==> flow/design.v <==
module traffic_light(
    input C,
    input clk,  
    input rst_n, 
    output reg [2:0] light_highway,  
    output reg [2:0] light_farm
);
    parameter HGRE_FRED=2'b00;
    parameter HYEL_FRED = 2'b01; 
    parameter HRED_FGRE=2'b10; 
    parameter HRED_FYEL=2'b11;
    reg [1:0] state, next_State;
    reg[31:0] counter;
    localparam YEL_HOLD = 4'd3;  
    localparam RED_HOLD = 4'd10; 
    always @(posedge clk or negedge rst_n) begin
        if(!rst_n)
            begin
                state<=HGRE_FRED;
                counter<=0;
            end
        else 
            begin
                state<=next_State;
                if(state!=next_State) counter<=0;
                else counter<=counter+1;
            end
    end
    always @(*) begin
        next_State = state;
        case(state)
            HGRE_FRED:
                begin
                    if(C) next_State = HYEL_FRED;
                end
            HYEL_FRED:
                begin
                    if(counter >= YEL_HOLD) next_State=HRED_FGRE;
                end
            HRED_FGRE:
                begin
                    if(counter >= RED_HOLD) next_State = HRED_FYEL;
                end
            HRED_FYEL:
                begin
                    if (C) next_State = HRED_FGRE;
                    else if (counter >= YEL_HOLD)
                        next_State = HGRE_FRED;
                end
        endcase
    end
    always @(*) begin
        case(state)
            HGRE_FRED:  
                begin
                    light_highway = 3'b001;
                    light_farm = 3'b100;
                end
            HYEL_FRED:  
                begin
                    light_highway = 3'b010;
                    light_farm = 3'b100;
                end
            HRED_FGRE:  
                begin
                    light_highway= 3'b100;
                    light_farm= 3'b001;
                end
            HRED_FYEL:  
                begin
                    light_highway=3'b100;
                    light_farm=3'b010;
                end
            default:  
                begin
                    light_highway=3'b001;
                    light_farm = 3'b100;
                end
        endcase
    end
endmodule
* Reports on traffic_light *
The steps from the RTL of traffic_light to its reports follow in flow order.
Line numbers count from 1 in the design file above.
Not given: -

set-up
  top module = traffic_light
  clock = clk
  library = sky130hd
  library corner = tt_025C_1v80

* Word level *
Source: Yosys, flattened and elaborated, memories not mapped. Widths are those after wreduce; folded enables and synchronous resets count as part of the registers. Registers that Yosys merges into a memory's read port (data or address) are not register bits. Print and check cells do not count. Equal cells are merged and count once.

storage and ports
  register bits = 34
  output and inout bits = 6

cells by class
  mux-type cells = 9
  reductions and logical operators = 3
  add/sub/neg operators = 1
  order comparisons = 2
  eq/ne operators = 4

operator list
  kind                                                             count
  32-bit by 1-bit adder with 32-bit output with constant B         1
  32-bit by 2-bit >= comparator with 1-bit output with constant B  1
  32-bit by 4-bit >= comparator with 1-bit output with constant B  1
  32-bit two-way mux                                               1
  3-bit parallel mux with 3-bit select                             2
  2-bit two-way mux                                                5
  2-bit parallel mux with 4-bit select                             1
  2-bit equality test with constant B                              2
  2-bit OR reduction                                               2
  2-bit by 1-bit equality test with 1-bit output with constant B   1
  2-bit inequality test                                            1
  2-bit logical NOT                                                1

* Longest topological paths *
Depth = most cells in a row (Yosys ltp): at word level without a register or memory, in the mapped netlist without a sequential cell, where the memories' decode and read muxes count.

depth
  word-level depth = 6
  ABC_AREA = 0
  mapped depth = 7

* After synthesis *
Yosys stat after the flow's synthesis: flattened, memories mapped to cells. It holds for the ABC_AREA given above (unset counts as 0); a run with the other value may have another netlist.

cell types
  cell                       count  area in all (um2)
  sky130_fd_sc_hd__dfrtp_1   34     850.816
  sky130_fd_sc_hd__xnor2_1   23     201.443
  sky130_fd_sc_hd__nor2_2    29     181.424
  sky130_fd_sc_hd__xor2_1    7      61.309
  sky130_fd_sc_hd__nand2_1   15     56.304
  sky130_fd_sc_hd__nand3_1   11     55.053
  sky130_fd_sc_hd__nor3_1    10     50.048
  sky130_fd_sc_hd__nor4_2    4      50.048
  sky130_fd_sc_hd__nor2_1    13     48.797
  sky130_fd_sc_hd__buf_6     4      45.043
  sky130_fd_sc_hd__and4_1    5      43.792
  sky130_fd_sc_hd__nand4_1   7      43.792
  sky130_fd_sc_hd__nor4_1    7      43.792
  sky130_fd_sc_hd__o311ai_4  1      26.275
  sky130_fd_sc_hd__ha_1      2      25.024
  sky130_fd_sc_hd__inv_1     6      22.522
  sky130_fd_sc_hd__nor4_4    1      21.27
  sky130_fd_sc_hd__o31ai_4   1      21.27

Other cell types: 13; their cells: 18.

synthesis totals
  flip-flops = 34
  buffers = 7
  mapped cells = 198
  synthesis area = 0.0019669 mm2
  sequential area = 0.0008508 mm2

* Worst setup path after synthesis *
Source: OpenSTA report_checks on the synthesized netlist (no wires, ideal clock, input and output delay 20% of the period each), path of least setup slack; recovery checks are left aside. Register names are those of the netlist, which keeps one name where synthesis merged equal registers.

timing path post-synthesis
  kind = register to register
  start point = register counter[0]
  end point = register counter[23]
  setup time = 0.069 ns
  data arrival time = 1.750 ns
  required time = 2.331 ns
  time at the first pin = 0.000 ns
  buffers on the path = 1
  clock period = 2.4 ns
  delay of the path = 1.819 ns
  path slack = 0.581 ns
  driving pins on the path = 7
  period reached after synthesis = 1.819 ns

"delay of the path" is the arrival time less input delay plus setup time.
"driving pins on the path" counts driving pins, that of a launching flip-flop among them; a cell with two outputs on the path counts twice.
"period reached after synthesis" is the clock period less the worst setup slack; recovery checks do not enter. This is arithmetic on one report: input and output delays are still those of the set period (20% each).
Between the ends stands the longest chain of elaborated cells between them, by number of cells; it is not shown to be the way that was timed. Of several equally long chains one is given.
A line is the first line of the expression or statement that the cell stems from. Yosys adds cells for indexed reads and writes and turns some case tables into memories.
A register here has more assigning lines than the two given.

on the way, post-synthesis
  cells stage by stage = sky130_fd_sc_hd__dfrtp_1 -> sky130_fd_sc_hd__ha_1 -> sky130_fd_sc_hd__or3_1 -> sky130_fd_sc_hd__o31ai_4 -> sky130_fd_sc_hd__o311ai_4 -> sky130_fd_sc_hd__buf_6 -> sky130_fd_sc_hd__nor2_2
  cells in the longest elaborated chain = 6
  elaborated cells on any way between the ends = 10

ends and longest elaborated chain, post-synthesis
  what                                             RTL line  RTL
  start: declaration                               13        reg[31:0] counter;
  start: assignment                                20        counter<=0;
  start: assignment                                26        else counter<=counter+1;
  32-bit by 2-bit >= comparator with 1-bit output  47        else if (counter >= YEL_HOLD)
  2-bit two-way mux                                47
  2-bit two-way mux                                46        if (C) next_State = HRED_FGRE;
  2-bit parallel mux with 4-bit select             31        case(state)
  2-bit inequality test                            25        if(state!=next_State) counter<=0;
  32-bit two-way mux                               25
  end: assignment                                  25
  end: assignment                                  26
  end: declaration                                 13

==> results <==
traffic_light: 2 stored runs of the Yosys and OpenROAD flow on sky130hd. The settings differ; the order carries no meaning. The constraints put input and output delay at 20% of the set period each and load the outputs with 0.01 pF.

Stored run 1
==> flow/run.sh <==
#!/bin/bash
# the make line also repeats the synthesis and layout settings of config.mk as NAME=value (left out here)
make -C /OpenROAD-flow-scripts/flow DESIGN_CONFIG=/design/flow/config.mk WORK_HOME=/design/flow/orfs CLKGATE_MAP_FILE= finish
==> flow/config.mk <==
export PLATFORM = sky130hd
export DESIGN_NAME = traffic_light
export DESIGN_NICKNAME = traffic_light
export VERILOG_FILES = /design/flow/design.v
export SDC_FILE = /design/flow/constraint.sdc
export NUM_CORES = 4
export LEC_CHECK = 0
export CAP_MARGIN = 20
export CELL_PAD_IN_SITES_GLOBAL_PLACEMENT = 3
export CORE_MARGIN = 2
export CORE_UTILIZATION = 62
export CTS_CLUSTER_DIAMETER = 376
export GPL_TIMING_DRIVEN = 1
export HOLD_SLACK_MARGIN = 0.14
export MAX_ROUTING_LAYER = met4
export PLACE_DENSITY_LB_ADDON = 0.14
export SLEW_MARGIN = 20
==> flow/constraint.sdc <==
create_clock -name core_clock -period 1.28 [get_ports {clk}]
set_input_delay 0.2560 -clock core_clock [delete_from_list [all_inputs] [get_ports {clk}]]
set_output_delay 0.2560 -clock core_clock [all_outputs]
set_load 0.01 [all_outputs]

==> results of stored run 1 <==
did not finish, placement stopped with FLW-0024

Stored run 2
==> flow/run.sh <==
#!/bin/bash
# the make line also repeats the synthesis and layout settings of config.mk as NAME=value (left out here)
make -C /OpenROAD-flow-scripts/flow DESIGN_CONFIG=/design/flow/config.mk WORK_HOME=/design/flow/orfs CLKGATE_MAP_FILE= finish
==> flow/config.mk <==
export PLATFORM = sky130hd
export DESIGN_NAME = traffic_light
export DESIGN_NICKNAME = traffic_light
export VERILOG_FILES = /design/flow/design.v
export SDC_FILE = /design/flow/constraint.sdc
export NUM_CORES = 4
export LEC_CHECK = 0
export ABC_AREA = 1
export CAP_MARGIN = 20
export CELL_PAD_IN_SITES_DETAIL_PLACEMENT = 0
export CELL_PAD_IN_SITES_GLOBAL_PLACEMENT = 1
export CORE_MARGIN = 2
export CORE_UTILIZATION = 58
export GPL_ROUTABILITY_DRIVEN = 1
export GPL_TIMING_DRIVEN = 0
export PLACE_DENSITY_LB_ADDON = 0.08
export SLEW_MARGIN = 20
export TNS_END_PERCENT = 70
==> flow/constraint.sdc <==
create_clock -name core_clock -period 2.71 [get_ports {clk}]
set_input_delay 0.5420 -clock core_clock [delete_from_list [all_inputs] [get_ports {clk}]]
set_output_delay 0.5420 -clock core_clock [all_outputs]
set_load 0.01 [all_outputs]

==> results of stored run 2 <==
did not finish, placement stopped with FLW-0024
